==> flow/design.v <==
`default_nettype none
module glitch_filter #(
	parameter integer L = 4,
	parameter RST_VAL = 1'b1,
	parameter integer WITH_SYNCHRONIZER = 1,
	parameter integer WITH_SAMP_COND = 0,
	parameter integer WITH_EVT_COND = 0
)(
	input wire  val_in,
	input wire  samp_cond,	 
	input wire  evt_cond,	 
	output wire val,
	output reg  rise,
	output reg  fall,
	input  wire clk,
	input  wire rst
);
	wire [L-1:0] all_zero;
	wire [L-1:0] all_one;
	wire [L-1:0] all_rst;
	wire samp_cond_i = WITH_SAMP_COND ? samp_cond : 1'b1;
	wire evt_cond_i  = WITH_EVT_COND  ? evt_cond  : 1'b1;
	reg    [1:0] sync;
	reg          state;
	reg  [L-1:0] cnt;
	reg  [L-1:0] cnt_move;
	wire cnt_is_all_zero;
	wire cnt_is_all_one;
	assign all_zero = { L{1'b0} };
	assign all_one  = { L{1'b1} };
	assign all_rst  = { L{RST_VAL} };
	if (WITH_SYNCHRONIZER)
		always @(posedge clk)
			sync <= { sync[0], val_in };
	else
		always @(*)
			sync = { val_in, val_in };
	always @(*)
	begin
		cnt_move = all_zero;
		if (samp_cond_i & sync[1] & ~cnt_is_all_one)
			cnt_move = 1;
		else if (samp_cond_i & ~sync[1] & ~cnt_is_all_zero)
			cnt_move = -1;
	end
	always @(posedge clk)
		if (rst)
			cnt <= all_rst;
		else
			cnt <= cnt + cnt_move;
	assign cnt_is_all_zero = (cnt == all_zero);
	assign cnt_is_all_one  = (cnt == all_one);
	always @(posedge clk)
		if (rst)
			state <= RST_VAL;
		else begin
			if (state & cnt_is_all_zero)
				state <= 1'b0;
			else if (~state & cnt_is_all_one)
				state <= 1'b1;
			else
				state <= state;
		end
	assign val = state;
	always @(posedge clk)
	begin
		if (~evt_cond_i) begin
			rise <= 1'b0;
			fall <= 1'b0;
		end else begin
			rise <= ~state & cnt_is_all_one;
			fall <=  state & cnt_is_all_zero;
		end
	end
endmodule  
`default_nettype none
module stream2wb #(
	parameter integer WB_N = 3,
	parameter integer DL = (32*WB_N)-1,
	parameter integer CL = WB_N-1,
	parameter block_read_support = 0,
	parameter read_16_bit = 0
)(		
	input  wire  [7:0] rx_data,
	input  wire        rx_valid,
	output wire        rx_ready,
	output wire  [7:0] tx_data,
	output wire        tx_last,
	output wire        tx_valid,
	input  wire        tx_ready,
	output reg  [31:0] wb_wdata,
	input  wire [DL:0] wb_rdata,
	output reg  [15:0] wb_addr,
	output reg         wb_we,
	output reg  [CL:0] wb_cyc,
	input  wire [CL:0] wb_ack,
	output reg  [31:0] aux_csr,
	input  wire clk,
	input  wire rst
);
	localparam
		CMD_SYNC        = 4'h0,
		CMD_REG_ACCESS  = 4'h1,
		CMD_DATA_SET    = 4'h2,
		CMD_DATA_GET    = 4'h3,
		CMD_AUX_CSR     = 4'h4,
		CMD_BLOCK_SETUP  = 4'h5;
	reg  [39:0] rx_reg;
	reg  [ 2:0] rx_cnt;
	wire [ 3:0] cmd_code;
	wire [31:0] cmd_data;
	reg         cmd_stb;
	reg [15:0] block_words;
	reg is_block_transfer;
	reg block_increment = 0;
	reg [CL:0] wb_cyc_save;
	wire        tx_ack;
	reg  [31:0] tx_reg;
	reg  [ 2:0] tx_cnt;
	reg  [31:0] resp_data;
	reg         resp_ld;
	reg  [31:0] wb_rdata_i;
	wire		wb_ack_i;
	always @(posedge clk or posedge rst)
		if (rst)
			rx_cnt <= 3'd0;
		else if (rx_valid)
			rx_cnt <= rx_cnt[2] ? 3'd0 : (rx_cnt + 1);
	always @(posedge clk)
		if (rx_valid)
			rx_reg <= { rx_reg[31:0], rx_data };
	assign rx_ready = 1'b1;
	assign cmd_code = rx_reg[39:36];
	assign cmd_data = rx_reg[31: 0];
	always @(posedge clk)
		cmd_stb <= rx_cnt[2] & rx_valid;
	always @(posedge clk or posedge rst)
		if (rst)
			tx_cnt <= 3'd0;
		else begin
			if (resp_ld)
				tx_cnt <= 3'd4 - 2*read_16_bit;
			else if (tx_ack)
				tx_cnt <= tx_cnt - 1;
		end
	always @(posedge clk)
		if (resp_ld)
			tx_reg <= resp_data;
		else if (tx_ack)
			tx_reg <= { tx_reg[23:0], 8'h00 };
	assign tx_data  = tx_reg[31-16*read_16_bit:24-16*read_16_bit];
	assign tx_last  = (tx_cnt == 3'd1);
	assign tx_valid = |tx_cnt;
	assign tx_ack   = tx_valid & tx_ready;
	reg tx_valid_last;
	always @(posedge clk) begin
		tx_valid_last <= tx_valid;
	end
	wire tx_done_edge = !tx_valid && (tx_valid != tx_valid_last);
	always @(posedge clk)
	begin
		resp_ld   <= 1'b0;
		resp_data <= 40'hxxxxxxxxxx;
		if (cmd_stb) begin
			case (cmd_code)
				CMD_SYNC: begin
					resp_data <= 32'hcafebabe;
					resp_ld   <= 1'b1;
				end
				CMD_REG_ACCESS: begin
					wb_addr  <=  cmd_data[15:0];
					wb_we    <= ~cmd_data[20];
					wb_cyc   <= (1 << cmd_data[19:16]);
					wb_cyc_save   <= (1 << cmd_data[19:16]);
				end
				CMD_DATA_SET: begin
					wb_wdata <= cmd_data;
				end
				CMD_DATA_GET: begin
					resp_ld   <= 1'b1;
					resp_data <= wb_wdata;
				end
				CMD_AUX_CSR: begin
				    aux_csr <= cmd_data;
				end
				CMD_BLOCK_SETUP: begin
					if(block_read_support) begin
						block_words  		<= cmd_data[15:0];
						block_increment		<= cmd_data[16];
						is_block_transfer 	<= 1;
					end
				end
			endcase
		end
		if (wb_ack_i) begin
			wb_cyc <= 0;
			if (~wb_we) begin
				wb_wdata <= wb_rdata_i;
				if(is_block_transfer) begin  
					resp_data <= wb_rdata_i;
					resp_ld   <= 1'b1;
				end
			end
		end
		if(is_block_transfer && tx_done_edge) begin 
			if(block_words) begin
				block_words <= block_words - 1;
				wb_addr <= wb_addr + block_increment;
				wb_cyc <= wb_cyc_save;
			end else begin
				is_block_transfer <= 0;
			end			
		end
		if (rst) begin
			wb_cyc   <= 0;
			aux_csr  <= 32'h00000000;
			is_block_transfer <= 0;
		end
	end
	assign wb_ack_i = |wb_ack;
	always @(*)
	begin : rdata
		integer i;
		wb_rdata_i = 32'h00000000;
		for (i=0; i<WB_N; i=i+1)
			wb_rdata_i = wb_rdata_i | wb_rdata[32*i+:32];
	end
endmodule  
`default_nettype none
module uart2wb #(
	parameter integer WB_N = 3,
	parameter integer UART_DIV = 24,  
	parameter integer DL = (32*WB_N)-1,
	parameter integer CL = WB_N-1,
	parameter block_read_support = 0,
	parameter read_16_bit = 0
)(
	input  wire        uart_rx,
	output wire        uart_tx,
	output reg  [31:0] wb_wdata,
	input  wire [DL:0] wb_rdata,
	output reg  [15:0] wb_addr,
	output reg         wb_we,
	output reg  [CL:0] wb_cyc,
	input  wire	[CL:0] wb_ack,
	output reg  [31:0] aux_csr,
	input  wire clk,
	input  wire rst
);
	localparam integer DIV_WIDTH = $clog2(UART_DIV - 1);
	localparam [DIV_WIDTH-1:0] DIV_VALUE = UART_DIV - 2;
	wire [7:0] rx_data;
	wire       rx_stb;
	wire [7:0] tx_data;
	wire       tx_ack;
	wire       tx_valid;
	uart_rx #(
		.DIV_WIDTH(DIV_WIDTH),
		.GLITCH_FILTER(2)
	) rx_I (
		.rx   (uart_rx),
		.data (rx_data),
		.stb  (rx_stb),
		.div  (DIV_VALUE),
		.clk  (clk),
		.rst  (rst)
	);
	uart_tx #(
		.DIV_WIDTH(DIV_WIDTH)
	) tx_I (
		.tx    (uart_tx),
		.data  (tx_data),
		.valid (tx_valid),
		.ack   (tx_ack),
		.div   (DIV_VALUE),
		.clk   (clk),
		.rst   (rst)
	);
	stream2wb #(
		.WB_N(WB_N),
		.block_read_support(block_read_support),
		.read_16_bit(read_16_bit)
	) wb_I (
		.rx_data  (rx_data),
		.rx_valid (rx_stb),
		.rx_ready (),
		.tx_data  (tx_data),
		.tx_last  (),
		.tx_valid (tx_valid),
		.tx_ready (tx_ack),
		.wb_wdata (wb_wdata),
		.wb_rdata (wb_rdata),
		.wb_addr  (wb_addr),
		.wb_we    (wb_we),
		.wb_cyc   (wb_cyc),
		.wb_ack   (wb_ack),
		.aux_csr  (aux_csr),
		.clk      (clk),
		.rst      (rst)
	);
endmodule
`default_nettype none
module uart_rx #(
	parameter integer DIV_WIDTH = 8,
	parameter integer GLITCH_FILTER = 2
)(
	input  wire rx,
	output wire [7:0] data,
	output reg  stb,
	input  wire [DIV_WIDTH-1:0] div,	 
	input  wire clk,
	input  wire rst
);
	wire rx_val;
	wire rx_fall;
	wire go, done, ce;
	reg  active;
	reg [DIV_WIDTH:0] div_cnt;
	reg [4:0] bit_cnt;
	reg [8:0] shift;
	generate
		if (GLITCH_FILTER > 0)
			glitch_filter #(
				.L(GLITCH_FILTER),
				.RST_VAL(1'b1),
				.WITH_SYNCHRONIZER(1)
			) gf_I (
				.val_in(rx),
				.val(rx_val),
				.rise(),
				.fall(rx_fall),
				.clk(clk),
				.rst(rst)
			);
		else begin
			reg [1:0] rx_sync;
			reg rx_fd;
			always @(posedge clk)
			begin
				rx_sync <= { rx_sync[0], rx };
				rx_fd   <= rx_sync[1] & ~rx_sync[0];
			end
			assign rx_fall = rx_fd;
			assign rx_val  = rx_sync[1];
		end
	endgenerate
	assign go = rx_fall & ~active;
	assign done = ce & bit_cnt[4];
	always @(posedge clk or posedge rst)
		if (rst)
			active <= 1'b0;
		else
			active <= (active & ~done) | go;
	always @(posedge clk)
		if (~active)
			div_cnt <= { 2'b00, div[DIV_WIDTH-1:1] } - 1;
		else if (div_cnt[DIV_WIDTH])
			div_cnt <= { 1'b0, div };
		else
			div_cnt <= div_cnt - 1;
	assign ce = div_cnt[DIV_WIDTH];
	always @(posedge clk)
		if (~active)
			bit_cnt <= 5'h08;
		else if (ce)
			bit_cnt <= bit_cnt - 1;
	always @(posedge clk)
		if (ce)
			shift <= { rx_val, shift[8:1] };
	assign data = shift[7:0];
	always @(posedge clk)
		stb <= ce & bit_cnt[4] & rx_val;
endmodule  
`default_nettype none
module uart_tx #(
	parameter integer DIV_WIDTH = 8
)(
	output wire tx,
	input  wire [7:0] data,
	input  wire valid,
	output reg  ack,
	input  wire [DIV_WIDTH-1:0] div,	 
	input  wire clk,
	input  wire rst
);
	wire go, done, ce;
	reg  active;
	reg [9:0] shift;
	reg [DIV_WIDTH:0] div_cnt;
	reg [4:0] bit_cnt;
	assign go = valid & ~active;
	assign done = ce & bit_cnt[4];
	always @(posedge clk or posedge rst)
		if (rst)
			active <= 1'b0;
		else
			active <= (active & ~done) | go;
	always @(posedge clk)
		if (~active | div_cnt[DIV_WIDTH])
			div_cnt <= { 1'b0, div };
		else
			div_cnt <= div_cnt - 1;
	assign ce = div_cnt[DIV_WIDTH];
	always @(posedge clk)
		if (~active)
			bit_cnt <= 5'h08;
		else if (ce)
			bit_cnt <= bit_cnt - 1;
	always @(posedge clk or posedge rst)
		if (rst)
			shift <= 10'h3ff;
		else if (go)
			shift <= { 1'b1, data, 1'b0 };
		else if (ce)
			shift <= { 1'b1, shift[9:1] };
	always @(posedge clk)
		ack <= go;
	assign tx = shift[0];
endmodule  
Reports on uart2wb
Tool output for the design above, in the order of the flow.
Lines are those of the file above, counted from 1.
Library cell names are shortened.
Not given: n/a
- top: uart2wb
- clock: clk
- cell library: sky130hd
- timing corner: tt_025C_1v80

Word level
Counts by Yosys on the flattened word-level netlist (proc, flatten, opt, wreduce; memories kept). Register bits leave out memories and registers merged into their read ports (data or address). Print and check cells are left out. Cells with the same type and inputs are merged into one.
- noted output and inout bits: 85
- noted elaborated cells: 98
- register bits after elaboration at 247
- input port bits: 102
- bitwise operators at 27
- noted $add $sub $neg: 7
- noted reductions and logical operators: 12
- shifts and indexed selects: 1
- eq/ne operators: 5
- muxes and demuxes: 19
- operator list (operator ; count):
    2-to-1 mux 32 bit ; 7
    bitwise OR 32 bit ; 2
    case mux 32 bit (select 2 bit) ; 1
    2-to-1 mux 10 bit ; 2
    AND 1 bit ; 13
    subtractor 6 x 1 -> 6 bit with constant B ; 2
    subtractor 5 x 1 -> 5 bit with constant B ; 2
    inverter 1 bit ; 9
    2-to-1 mux 3 bit ; 3
    == test 4 x 2 -> 1 bit with constant B ; 2
    nonzero test 2 bit ; 3
    OR reduction 3 bit ; 2
    2-to-1 mux 5 bit ; 1
    << shifter 2 x 4 -> 3 bit with constant A ; 1
    AND reduction 2 bit ; 2
    OR reduction 2 bit ; 2
    == test 4 x 1 -> 1 bit with constant B ; 1
    == test 4 x 3 -> 1 bit with constant B ; 1
    zero test 4 bit ; 1
    OR reduction 4 bit ; 1
    2-to-1 mux 2 bit ; 2
    bitwise OR 1 bit ; 3
    adder 3 x 1 -> 3 bit with constant B ; 1
    subtractor 3 x 1 -> 3 bit with constant B ; 1
    2-to-1 mux 1 bit ; 3
    adder 2 bit ; 1
    == test 2 bit with constant B ; 1
    zero test 2 bit ; 1

Depth
Longest topological path by Yosys (ltp), each cell counted once; first at word level (registers and memories cut), then after technology mapping (sequential cells cut; the memories' decode and read muxes count).
- noted depth after elaboration: 6
- ABC_AREA at 0
- depth in mapped cells: 6
- mapped depth without buffers: 5

Mapped cells and area
The flow's flattened synthesis, as Yosys stat reports it; memories are mapped. The netlist is that of the ABC_AREA named above (0 if unset); the other value can give another one.
- mapped cells at 771
- noted sequential area: 5881.9 µm²
- flip-flop cells: 242
- noted chip area (Yosys): 9069.9 µm²
- cell types (type ; count):
    edfxtp_1 ; 94
    dfxtp_1 ; 131
    mux2_2 ; 39
    o21ai_0 ; 68
    nand3_1 ; 61
    dfstp_2 ; 9
    dfrtp_1 ; 8
    nor3_1 ; 39
    a21oi_1 ; 38
    or3_1 ; 30
    a31oi_1 ; 29
    nand2b_1 ; 27
    clkbuf_1 ; 43
    and2_1 ; 24
    ha_1 ; 8
    inv_1 ; 19
    nand2_1 ; 14
    xnor2_1 ; 6
Other cell types: 31; their cells: 84.
By module: a second synthesis without flattening, with its own total; a netlist apart from the flattened one above.
- noted cell total of the unflattened synthesis: 830
- noted area (unflattened synthesis): 9537.9 µm²
Each row is one instance without its submodules.
- by module (module ; times used ; cells ; seq. area (µm²) ; area (µm²)):
    stream2wb ; 1 ; 624 ; 4724.5 ; 7335.8
    uart_tx (DIV_WIDTH=5) ; 1 ; 93 ; 501.7 ; 980.9
    uart_rx ; 1 ; 88 ; 535.5 ; 970.9
    glitch_filter ; 1 ; 23 ; 140.1 ; 242.7
    uart2wb ; 1 ; 2 ; 0.0 ; 7.5

Path before layout
Path of least setup slack by OpenSTA after synthesis, without wires, with an ideal clock, recovery checks aside; 20% of the period is set as input and as output delay. Where synthesis merged equal registers, the netlist keeps one of their names.
- path type: flip-flop to flip-flop
- start point: register wb_I.rx_reg[38]
- end point: register wb_I.wb_addr[0]
- noted stages on the path: 5
- delay of the path at 2231 ps
- noted path slack: 1709 ps
- time at the first pin at 0 ps
- required time: 3550 ps
- buffers on the path at 2
- data arrival time at 1841 ps
- period: 3940 ps
- noted library setup time: 390 ps
- period reached after synthesis: 2231 ps
"delay of the path" = arrival - input delay + setup time.
"stages on the path" counts driving pins, that of a launching flip-flop among them; a cell with two outputs on the path counts twice.
"period reached after synthesis" is the clock period less the worst setup slack; recovery checks do not enter. This is arithmetic on one report: input and output delays are still those of the set period (20% each).
The rows between start and end are the longest chain of elaborated cells between them; the timing report does not say that the signal goes this way. Where chains are equally long, one stands for them.
Each line given opens the expression or statement behind the cell; cells for indexed reads and writes are added by Yosys, which also makes memories of some case tables.
- cell sequence: edfxtp_1 > buf_6 > or3b_4 > clkbuf_1 > nor2_1
- cells in the longest elaborated chain at 2
- elaborated cells between the ends (all ways): 2
- RTL lines with such cells at 1
- classes of those cells: eq/ne: 1; reduce/logical: 1
- RTL lines, path after synthesis (item ; RTL line ; RTL):
    start, declared ; 108 ; reg [39:0] rx_reg;
    start, assigned ; 131 ; rx_reg <= { rx_reg[31:0], rx_data };
    == test 4 x 1 -> 1 bit ; 165 ; case (cmd_code)
    AND reduction 2 bit ; n/a ;
    end, assigned ; 171 ; wb_addr <= cmd_data[15:0];
    end, assigned ; 208 ; wb_addr <= wb_addr + block_increment;
    end, declared ; 93 ; output reg [15:0] wb_addr,

Worst path after layout
From the final timing report of entry A: the path of least setup slack in the routed layout; clock arrival at registers is part of the times.
The report prints the path's times to 10 ps; the period is as set.
- path type: flip-flop to output port
- start point: register tx_I.shift[0]
- end point: output uart_tx
- data arrival time at 1560 ps
- time at the first pin at 510 ps
- external output delay: 630 ps
- period: 3160 ps
- noted path slack: 970 ps
- noted stages on the path: 2
- required time: 2530 ps
- buffers on the path at 1
A register here has more assigning lines than the two given.
- cell sequence: dfstp_2 > clkdlybuf4s50_1
- cells in the longest elaborated chain at 0
- elaborated cells between the ends (all ways): 0
- RTL lines with such cells at 0
- RTL lines, path post-layout (item ; RTL line ; RTL):
    start, declared ; 388 ; reg [9:0] shift;
    start, assigned ; 413 ; shift <= { 1'b1, data, 1'b0 };
    start, assigned ; 415 ; shift <= { 1'b1, shift[9:1] };
    end, declared ; 239 ; output wire uart_tx,

Subject: flow runs of uart2wb

Hi,

Below are 2 stored runs of the flow (Yosys, OpenROAD; platform sky130hd) on uart2wb, each with its settings and what was measured, unordered. Constraints: input delay and output delay 20% of the set period each, output load 0.01 pF.
"achieved clock period" means the clock period less the worst setup slack. The figure is calculated, with input and output delays left at 20% of the set period.
"total power after layout" rests on the timing tool's default activity at the inputs, not on a simulated workload.

Entry A
Settings were period_ns = 3.16; CORE_UTILIZATION = 24; SETUP_SLACK_MARGIN = -0.05; PLACE_DENSITY_LB_ADDON = 0.18; CORE_ASPECT_RATIO = 0.93; ABC_AREA = 0; GPL_TIMING_DRIVEN = 1; SLEW_MARGIN = 15; CAP_MARGIN = 20; CORE_MARGIN = 2
- noted the achieved clock period: 2195 ps
- total power after layout: 6862 uW
- utilization at 33.2 %
- worst-case hold slack at 328 ps
- die area at 39363.4 µm²
- noted the worst setup slack after layout: 965 ps
- chip area after synthesis (Yosys) at 9069.9 µm²

Entry B
Settings were period_ns = 1.38; CORE_UTILIZATION = 39; PLACE_DENSITY_LB_ADDON = 0.02; CELL_PAD_IN_SITES_DETAIL_PLACEMENT = 1; TNS_END_PERCENT = 80; GPL_TIMING_DRIVEN = 1; CTS_CLUSTER_DIAMETER = 183; MIN_ROUTING_LAYER = met2; MAX_ROUTING_LAYER = met4; CAP_MARGIN = 20; CORE_MARGIN = 2; SLEW_MARGIN = 20
- noted the achieved clock period: 1725 ps
- total power after layout: 16105 uW
- utilization at 56.8 %
- worst-case hold slack at 220 ps
- die area at 24492.2 µm²
- noted the worst setup slack after layout: -345 ps
- chip area after synthesis (Yosys) at 9069.9 µm²

Regards
