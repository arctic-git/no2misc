==> flow/design.v <==
`default_nettype none
module fifo_sync_shift #(
	parameter integer DEPTH =  4,
	parameter integer WIDTH = 16
)(
	input  wire [WIDTH-1:0] wr_data,
	input  wire wr_ena,
	output wire wr_full,
	output wire [WIDTH-1:0] rd_data,
	input  wire rd_ena,
	output wire rd_empty,
	input  wire clk,
	input  wire rst
);
	wire  [DEPTH+1:0] ce;
	wire  [DEPTH+1:0] valid;
	wire  [WIDTH-1:0] data [DEPTH+1:0];
	genvar i;
	generate
		for (i=1; i<=DEPTH; i=i+1)
		begin : stage
			reg [WIDTH-1:0] l_data;
			reg l_valid;
			always @(posedge clk or posedge rst)
				if (rst)
					l_data <= 0;
				else if (ce[i])
					l_data <= valid[i+1] ? data[i+1] : wr_data;
			always @(posedge clk or posedge rst)
				if (rst)
					l_valid <= 1'b0;
				else if (ce[i])
					l_valid <= ~rd_ena | valid[i+1] | (wr_ena & valid[i]);
			assign ce[i] = rd_ena | (wr_ena & ~valid[i] & valid[i-1]);
			assign data[i]  = l_data;
			assign valid[i] = l_valid;
		end
	endgenerate
	assign data[DEPTH+1] = wr_data;
	assign data[0] = { WIDTH{1'bx} };
	assign valid[DEPTH+1] = 1'b0;
	assign valid[0] = 1'b1;
	assign ce[DEPTH+1] = 1'bx;
	assign ce[0] = 1'bx;
	assign wr_full = valid[DEPTH];
	assign rd_empty = ~valid[1];
	assign rd_data  = data[1];
endmodule  
# --- Step by step through the tools: fifo_sync_shift ---
# What the tools print for fifo_sync_shift, step after step.
# Lines are those of the file above, counted from 1.
design:
  design: "fifo_sync_shift"
  clock: "clk"
  library: "sky130hd"
  lib_corner: "tt_025C_1v80"

# --- Word level ---
# Yosys after proc, flatten, opt, wreduce and memory -nomap, before mapping. Enables and synchronous resets that opt folds into registers are not counted as muxes. Print and check cells are not counted. Equal cells are merged and count once.
bits:
  clocked_rd_ports_x_width: 0
  latch_bits: 0
  inputBits: 20
  elab_cells: 38
  output_inout_bits: 18
  reg_bits: 68
  n_memories: 0
  romBits: 0
  ram_bits: 0
op_classes:
  n_div: 0
  compare: 0
  n_mux: 3
  addsub: 0
  reduce_logical: 0
  multipliers: 0
  n_logic: 27
  shifts: 0
  n_eq: 0
op_table:
  columns: ["op", "n"]
  rows:
  - ["16-bit two-way mux", 3]
  - ["1-bit AND", 11]
  - ["1-bit OR", 11]
  - ["1-bit inverter", 5]

# --- Depth ---
# Longest topological path by Yosys (ltp), each cell counted once; first at word level (registers and memories cut), then after technology mapping (sequential cells cut; the memories' decode and read muxes count).
logic_depth:
  ltp_word: 4
  abc_area: 0
  ltp_mapped: 5
  mapped_depth_nobuf: 3

# --- Netlist ---
# Source: synth_stat.txt of the flow (Yosys; design flattened, memories mapped). It holds for the ABC_AREA given above (unset counts as 0); a run with the other value may have another netlist.
synth_totals:
  ffs: 68
  seq_area_um2: 1701.6
  yosys_area_um2: 3323.2
  buffers: 12
  stdcells: 211
types:
  columns: ["cell_type", "n", "type_area_um2"]
  rows:
  - ["sky130_fd_sc_hd__dfrtp_1", 68, 1.7E+03]
  - ["sky130_fd_sc_hd__mux2_2", 95, 1.07E+03]
  - ["sky130_fd_sc_hd__mux2_4", 17, 255.245]
  - ["sky130_fd_sc_hd__buf_6", 7, 78.826]
  - ["sky130_fd_sc_hd__a31oi_4", 3, 63.811]
  - ["sky130_fd_sc_hd__a222oi_1", 2, 20.019]
  - ["sky130_fd_sc_hd__buf_12", 1, 20.019]
  - ["sky130_fd_sc_hd__inv_1", 5, 18.768]
  - ["sky130_fd_sc_hd__a21oi_4", 1, 16.266]
  - ["sky130_fd_sc_hd__buf_4", 2, 15.014]
  - ["sky130_fd_sc_hd__buf_8", 1, 15.014]
  - ["sky130_fd_sc_hd__a22o_1", 1, 8.758]
  - ["sky130_fd_sc_hd__inv_2", 2, 7.507]
  - ["sky130_fd_sc_hd__a31oi_1", 1, 6.256]
  - ["sky130_fd_sc_hd__nand2b_1", 1, 6.256]
  - ["sky130_fd_sc_hd__nor2b_1", 1, 6.256]
  - ["sky130_fd_sc_hd__buf_2", 1, 5.005]
  - ["sky130_fd_sc_hd__nor3_1", 1, 5.005]
  - ["sky130_fd_sc_hd__nand2_1", 1, 3.754]

# --- Path before layout ---
# OpenSTA on the mapped netlist: ideal clock, no wires. The path of least setup slack (recovery checks aside). Input and output delay are each 20% of the period. Register names are those of the netlist, which keeps one name where synthesis merged equal registers.
synth_path:
  kind: "register to register"
  start: "reg stage[4].l_valid"
  end: "reg stage[4].l_data[0]"
  n_path_buf: 2
  path_stages: 6
  launch_ns: 0.000
  slack_ns: 0.210
  required_time_ns: 1.535
  delay_ns: 1.451
  setup_ns: 0.125
  period_ns: 1.66
  arrival_ns: 1.326
  synth_period_reached_ns: 1.45
# "delay_ns" is the arrival time less input delay plus setup time.
# "path_stages" counts driving pins, that of a launching flip-flop among them; a cell with two outputs on the path counts twice.
# "synth_period_reached_ns" = period - worst setup slack (recovery checks aside). The figure is calculated, with input and output delays left at 20% of the set period.
# Between the ends stands the longest chain of elaborated cells between them, by number of cells; it is not shown to be the way that was timed. Of several equally long chains one is given.
# Each line given opens the expression or statement behind the cell; cells for indexed reads and writes are added by Yosys, which also makes memories of some case tables.
synth_between:
  cell_sequence: "sky130_fd_sc_hd__dfrtp_1 > sky130_fd_sc_hd__buf_4 > sky130_fd_sc_hd__inv_2 > sky130_fd_sc_hd__a31oi_4 > sky130_fd_sc_hd__buf_6 > sky130_fd_sc_hd__mux2_2"
  elab_chain_len: 4
  cone_cells: 4
  lines_between: 1
  classes_between: "logic (4)"
synth_lines:
  columns: ["item", "line_no", "source"]
  rows:
  - ["start, declared", 23, "reg l_valid;"]
  - ["start, assigned", 31, "l_valid <= 1'b0;"]
  - ["start, assigned", 33, "l_valid <= ~rd_ena | valid[i+1] | (wr_ena & valid[i]);"]
  - ["1-bit inverter", 34, "assign ce[i] = rd_ena | (wr_ena & ~valid[i] & valid[i-1]);"]
  - ["1-bit AND (2 in a row)", 34, null]
  - ["1-bit OR", 34, null]
  - ["end, assigned", 26, "l_data <= 0;"]
  - ["end, assigned", 28, "l_data <= valid[i+1] ? data[i+1] : wr_data;"]
  - ["end, declared", 22, "reg [WIDTH-1:0] l_data;"]

# --- Path in the finished layout ---
# From the final timing report of run B: the path of least setup slack in the routed layout; clock arrival at registers is part of the times.
layout_path:
  kind: "register to register"
  start: "reg stage[4].l_valid"
  end: "reg stage[4].l_data[10]"
  path_stages: 6
  n_path_buf: 2
  launch_ns: 0.34
  arrival_ns: 1.62
  required_time_ns: 1.89
  period_ns: 1.67
  setup_ns: 0.11
  slack_ns: 0.27
# Between the ends stands the longest chain of elaborated cells between them, by number of cells; it is not shown to be the way that was timed. Of several equally long chains one is given.
layout_between:
  cell_sequence: "sky130_fd_sc_hd__dfrtp_2 > sky130_fd_sc_hd__buf_6 > sky130_fd_sc_hd__inv_4 > sky130_fd_sc_hd__a31oi_4 > sky130_fd_sc_hd__buf_6 > sky130_fd_sc_hd__mux2_4"
  elab_chain_len: 4
  cone_cells: 4
  lines_between: 1
  classes_between: "logic (4)"
layout_lines:
  columns: ["item", "line_no", "source"]
  rows:
  - ["start, declared", 23, "reg l_valid;"]
  - ["start, assigned", 31, "l_valid <= 1'b0;"]
  - ["start, assigned", 33, "l_valid <= ~rd_ena | valid[i+1] | (wr_ena & valid[i]);"]
  - ["1-bit inverter", 34, "assign ce[i] = rd_ena | (wr_ena & ~valid[i] & valid[i-1]);"]
  - ["1-bit AND (2 in a row)", 34, null]
  - ["1-bit OR", 34, null]
  - ["end, assigned", 26, "l_data <= 0;"]
  - ["end, assigned", 28, "l_data <= valid[i+1] ? data[i+1] : wr_data;"]
  - ["end, declared", 22, "reg [WIDTH-1:0] l_data;"]

# Top module fifo_sync_shift; platform sky130hd; tools Yosys and OpenROAD; 2 stored runs in no particular order. Input and output delays are each 20% of the period that was set; the output load is 0.01 pF.
# "worst_path_allowed_less_slack_ns": the worst setup path's part of the clock period (all of it between registers, 20% less for each end at a port) less its slack. A launch clock that arrives late makes it longer, a capture clock that arrives late makes it shorter.
# "power_total_uw": no workload was simulated; the value follows from the tool's default switching activity.
runs:
  - name: "run A"
    settings:
      period_ns: 2.63
      CORE_UTILIZATION: 61
      SETUP_SLACK_MARGIN: -0.26
      CORE_ASPECT_RATIO: 0.55
      CELL_PAD_IN_SITES_GLOBAL_PLACEMENT: 3
      TNS_END_PERCENT: 15
      SLEW_MARGIN: 40
      MAX_ROUTING_LAYER: "met4"
      CAP_MARGIN: 20
      CORE_MARGIN: 2
    outcome: "not finished: placement ended with error GPL-0301"
  - name: "run B"
    settings:
      period_ns: 1.67
      SETUP_SLACK_MARGIN: 0.34
      CAP_MARGIN: 20
      CORE_MARGIN: 2
      CORE_UTILIZATION: 40
      SLEW_MARGIN: 20
    results:
      power_total_uw: 5623
      design.die.area_um2: 9053.5
      utilization_pct: 54.3
      ws_setup_ns: 0.266
      post_synth_area_um2: 3323.2
      worst_path_allowed_less_slack_ns: 1.40
      critical_path_kind: "register to register"
